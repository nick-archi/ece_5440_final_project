==> flow/design.v <==
module TimerCountDown(clk, rst, enable, ms100, timeOut, stop);
	input clk, rst, enable, ms100;
	output reg [6:0] timeOut; 
	output reg stop;
	reg[4:0] count;
	parameter timeInSec=30;  
	parameter Wait=0, Start=1, Stop=2;
	reg[1:0] state;
	always@(posedge clk)begin
		if(rst==0)begin
			count<=0;
			state<=Wait;
			stop<=0;
			timeOut<=timeInSec;
		end
		else begin
			case(state)
				Wait: begin 
					if(enable==1) begin
						state<=Start;
						timeOut<=timeInSec;
					end
				end
				Start: begin
					if(ms100==1)begin
						count=count+1;
						if(count==10)begin
							timeOut<=timeOut-1;
							count=0;
						end
						if(timeOut==0)begin
							state<=Stop;
							stop<=1;
						end
					end	
				end
				Stop: begin
					stop<=0;
					if(enable==1) begin
						count<=0;
						timeOut<=timeInSec;
						state<=Start;
						stop<=0;
					end
				end
				default: begin
					count<=0;
					state<=Wait;
					stop<=0;
					timeOut<=timeInSec;
				end
			endcase
		end
	end
endmodule
; ---- Reports on TimerCountDown
; Tool output for the design above, in the order of the flow.
; Line numbers count from 1 in the design file above.
; Operators: Yosys type, input widths -> output width; for muxes data width and select width s.
; A cell with -- has no value.
[inputs]
design = TimerCountDown
clk_port = clk
library = sky130hd
corner = tt_025C_1v80

; ---- Word level
; Source: Yosys, flattened and elaborated, memories not mapped. Widths are those after wreduce. Registers that Yosys merges into a memory's read port (data or address) are not register bits. Print and check cells do not count. Equal cells are merged and count once.
[classes]
n_addsub = 2
n_eq = 8
mux = 15
bitwise = 1
reduce_logical = 7
[op_table]
columns = operator, n
row1 = $mux 7, 3
row2 = $pmux 5 s3, 1
row3 = $mux 5, 3
row4 = $pmux 7 s2, 1
row5 = $reduce_and 3->1, 4
row6 = $ne 2x2->1 const B, 4
row7 = $sub 7x1->7 const B, 1
row8 = $logic_not 7->1, 1
row9 = $mux 2, 3
row10 = $add 5x1->5 const B, 1
row11 = $eq 5x4->1 const B, 1
row12 = $pmux 2 s2, 1
row13 = $eq 2x1->1 const B, 1
row14 = $ne 2x1->1 const B, 1
row15 = $eq 2x2->1 const B, 1
row16 = $logic_not 2->1, 1
row17 = $reduce_or 2->1, 1
row18 = $pmux 1 s2, 1
row19 = $mux 1, 2
row20 = $not 1->1, 1
[word_totals]
reg_bits = 15
inputBits = 4
out_inout_bits = 8
elab_cells = 37

; ---- Depth
; Longest topological path by Yosys (ltp), each cell counted once; first at word level (registers and memories cut), then after technology mapping (sequential cells cut; the memories' decode and read muxes count).
[logic_depth]
ltp_word = 5
abc_area = 0
mapped_depth = 6
mapped_depth_nobuf = 6

; ---- Synthesis result
; Yosys stat after the flow's synthesis: flattened, memories mapped to cells. It holds for the ABC_AREA given above (unset counts as 0); a run with the other value may have another netlist.
; Totals and module areas in this step are rounded.
[synth_totals]
stdcells = 101
mapped_area_um2 = 900
sequential_area_um2 = 320
ff_cells = 16
n_buf = 3
[types]
columns = type, n, area_total_um2
row1 = sky130_fd_sc_hd__dfxtp_1, 16, 320.307
row2 = sky130_fd_sc_hd__ha_1, 4, 50.048
row3 = sky130_fd_sc_hd__nand2_1, 10, 37.536
row4 = sky130_fd_sc_hd__inv_1, 7, 26.275
row5 = sky130_fd_sc_hd__o21ai_0, 5, 25.024
row6 = sky130_fd_sc_hd__a21boi_0, 3, 22.522
row7 = sky130_fd_sc_hd__a21boi_1, 3, 22.522
row8 = sky130_fd_sc_hd__nor3b_1, 3, 22.522
row9 = sky130_fd_sc_hd__nand4_4, 1, 21.27
row10 = sky130_fd_sc_hd__nand3_1, 4, 20.019
row11 = sky130_fd_sc_hd__o32a_1, 2, 20.019
row12 = sky130_fd_sc_hd__or3b_1, 2, 17.517
row13 = sky130_fd_sc_hd__xnor2_2, 1, 16.266
row14 = sky130_fd_sc_hd__nor3_1, 3, 15.014
row15 = sky130_fd_sc_hd__o31ai_1, 2, 15.014
row16 = sky130_fd_sc_hd__or4_1, 2, 15.014
row17 = sky130_fd_sc_hd__nor2b_1, 2, 12.512
row18 = sky130_fd_sc_hd__or3_1, 2, 12.512
; Not listed: further types 24, cells in them 29.

; ---- Timing after synthesis
; OpenSTA on the mapped netlist: ideal clock, no wires. The path of least setup slack (recovery checks aside). Input and output delay are each 20% of the period. Register names are those of the netlist, which keeps one name where synthesis merged equal registers.
[synth_timing]
path_type = register to register
from = register count[0]
to = register timeOut[6]
tclk_ns = 2.69
setup_ns = 0.069
t_first_pin_ns = 0.000
arrival_ns = 1.735
required_time_ns = 2.621
slack_ns = 0.886
delay_ns = 1.804
stages = 7
path_buffers = 0
period_less_setup_slack_ns = 1.804
; "delay_ns" is the arrival time less input delay plus setup time.
; "stages": output pins that drive a net of the path, with the launching flip-flop's if there is one; two outputs of one cell count as two.
; "period_less_setup_slack_ns" is the clock period less the worst setup slack; recovery checks do not enter. This is arithmetic on one report: input and output delays are still those of the set period (20% each).
; The rows between start and end are the longest chain of elaborated cells between them; the timing report does not say that the signal goes this way. Where chains are equally long, one stands for them.
; A line is the first line of the expression or statement that the cell stems from. Yosys adds cells for indexed reads and writes and turns some case tables into memories.
; At most two assigning lines are given for a register; there are more.
[synth_via]
path_cell_list = sky130_fd_sc_hd__dfxtp_1 > sky130_fd_sc_hd__ha_1 > sky130_fd_sc_hd__nor4bb_1 > sky130_fd_sc_hd__o31a_2 > sky130_fd_sc_hd__nand4_4 > sky130_fd_sc_hd__or4_1 > sky130_fd_sc_hd__o21ai_1
elab_chain_len = 5
cells_between = 7
lines_between = 4
classes_between = add/sub: 1; eq/ne: 2; mux: 3; reduce/logical: 1
[synth_lines]
columns = element, line_no
row1 = start: declaration, 5  ; reg[4:0] count;
row2 = start: assignment, 11  ; count<=0;
row3 = start: assignment, 26  ; count=count+1;
row4 = $add 5x1->5, 26
row5 = $eq 5x4->1, 27  ; if(count==10)begin
row6 = $mux 7, 27
row7 = $mux 7, 25  ; if(ms100==1)begin
row8 = $pmux 7 s2, 17  ; case(state)
row9 = end: assignment, 14  ; timeOut<=timeInSec;
row10 = end: assignment, 21  ; timeOut<=timeInSec;
row11 = end: declaration, 3  ; output reg [6:0] timeOut;

; ---- Worst path after layout
; Path of least setup slack in the final report of record 2 (OpenROAD, finished layout, wires in). Where an end is a register, its clock arrival counts in the times.
[layout_timing]
path_type = register to register
from = register count[1]
to = register timeOut[5]
tclk_ns = 2.24
setup_ns = 0.12
t_first_pin_ns = 0.29
arrival_ns = 2.17
required_time_ns = 2.41
slack_ns = 0.23
stages = 7
path_buffers = 0
; The rows between start and end are the longest chain of elaborated cells between them; the timing report does not say that the signal goes this way. Where chains are equally long, one stands for them.
; At most two assigning lines are given for a register; there are more.
[layout_via]
path_cell_list = sky130_fd_sc_hd__dfxtp_1 > sky130_fd_sc_hd__ha_1 > sky130_fd_sc_hd__nor4bb_1 > sky130_fd_sc_hd__o31a_2 > sky130_fd_sc_hd__nand2_1 > sky130_fd_sc_hd__o311ai_1 > sky130_fd_sc_hd__o31ai_1
elab_chain_len = 5
cells_between = 7
lines_between = 4
classes_between = add/sub: 1; eq/ne: 2; mux: 3; reduce/logical: 1
[layout_lines]
columns = element, line_no
row1 = start: declaration, 5  ; reg[4:0] count;
row2 = start: assignment, 11  ; count<=0;
row3 = start: assignment, 26  ; count=count+1;
row4 = $add 5x1->5, 26
row5 = $eq 5x4->1, 27  ; if(count==10)begin
row6 = $mux 7, 27
row7 = $mux 7, 25  ; if(ms100==1)begin
row8 = $pmux 7 s2, 17  ; case(state)
row9 = end: assignment, 14  ; timeOut<=timeInSec;
row10 = end: assignment, 21  ; timeOut<=timeInSec;
row11 = end: declaration, 3  ; output reg [6:0] timeOut;

; 2 stored runs of TimerCountDown in the flow (synthesis by Yosys, layout by OpenROAD, sky130hd cells), in arbitrary order. Constraints: input delay and output delay 20% of the set period each, output load 0.01 pF.
; "worst_path_ns" means the part of the period allowed to the worst setup path (the constraints hold back 20% at inputs and 20% at outputs) less its slack; where the path has registers, the arrival times of their clocks count too.
; Results are given in rounded form.

[record 1: settings]
period_ns = 1.61
CORE_UTILIZATION = 66
SETUP_SLACK_MARGIN = 0.06
PLACE_DENSITY_LB_ADDON = 0.24
CORE_MARGIN = 10
CELL_PAD_IN_SITES_GLOBAL_PLACEMENT = 0
TNS_END_PERCENT = 90
ABC_AREA = 0
GPL_TIMING_DRIVEN = 0
CTS_CLUSTER_SIZE = 46
CTS_CLUSTER_DIAMETER = 147
MIN_ROUTING_LAYER = met2
MAX_ROUTING_LAYER = met5
CAP_MARGIN = 20
SLEW_MARGIN = 20
[record 1: results]
outcome = incomplete, routing halted on DPL-0038

[record 2: settings]
period_ns = 2.24
CORE_UTILIZATION = 64
CAP_MARGIN = 20
CORE_MARGIN = 2
SLEW_MARGIN = 20
[record 2: results]
post_synth_area_um2 = 900
die_footprint_um2 = 1700
layout_stdcell_area_um2 = 1100
layout_utilization_frac = 0.82
timing.setup.ws_ns = 0.23
setup_tns_ns = 0.000
final_hold_ws_ns = 0.51
worst_path_ns = 2.01
worst_setup_path_type = register to register
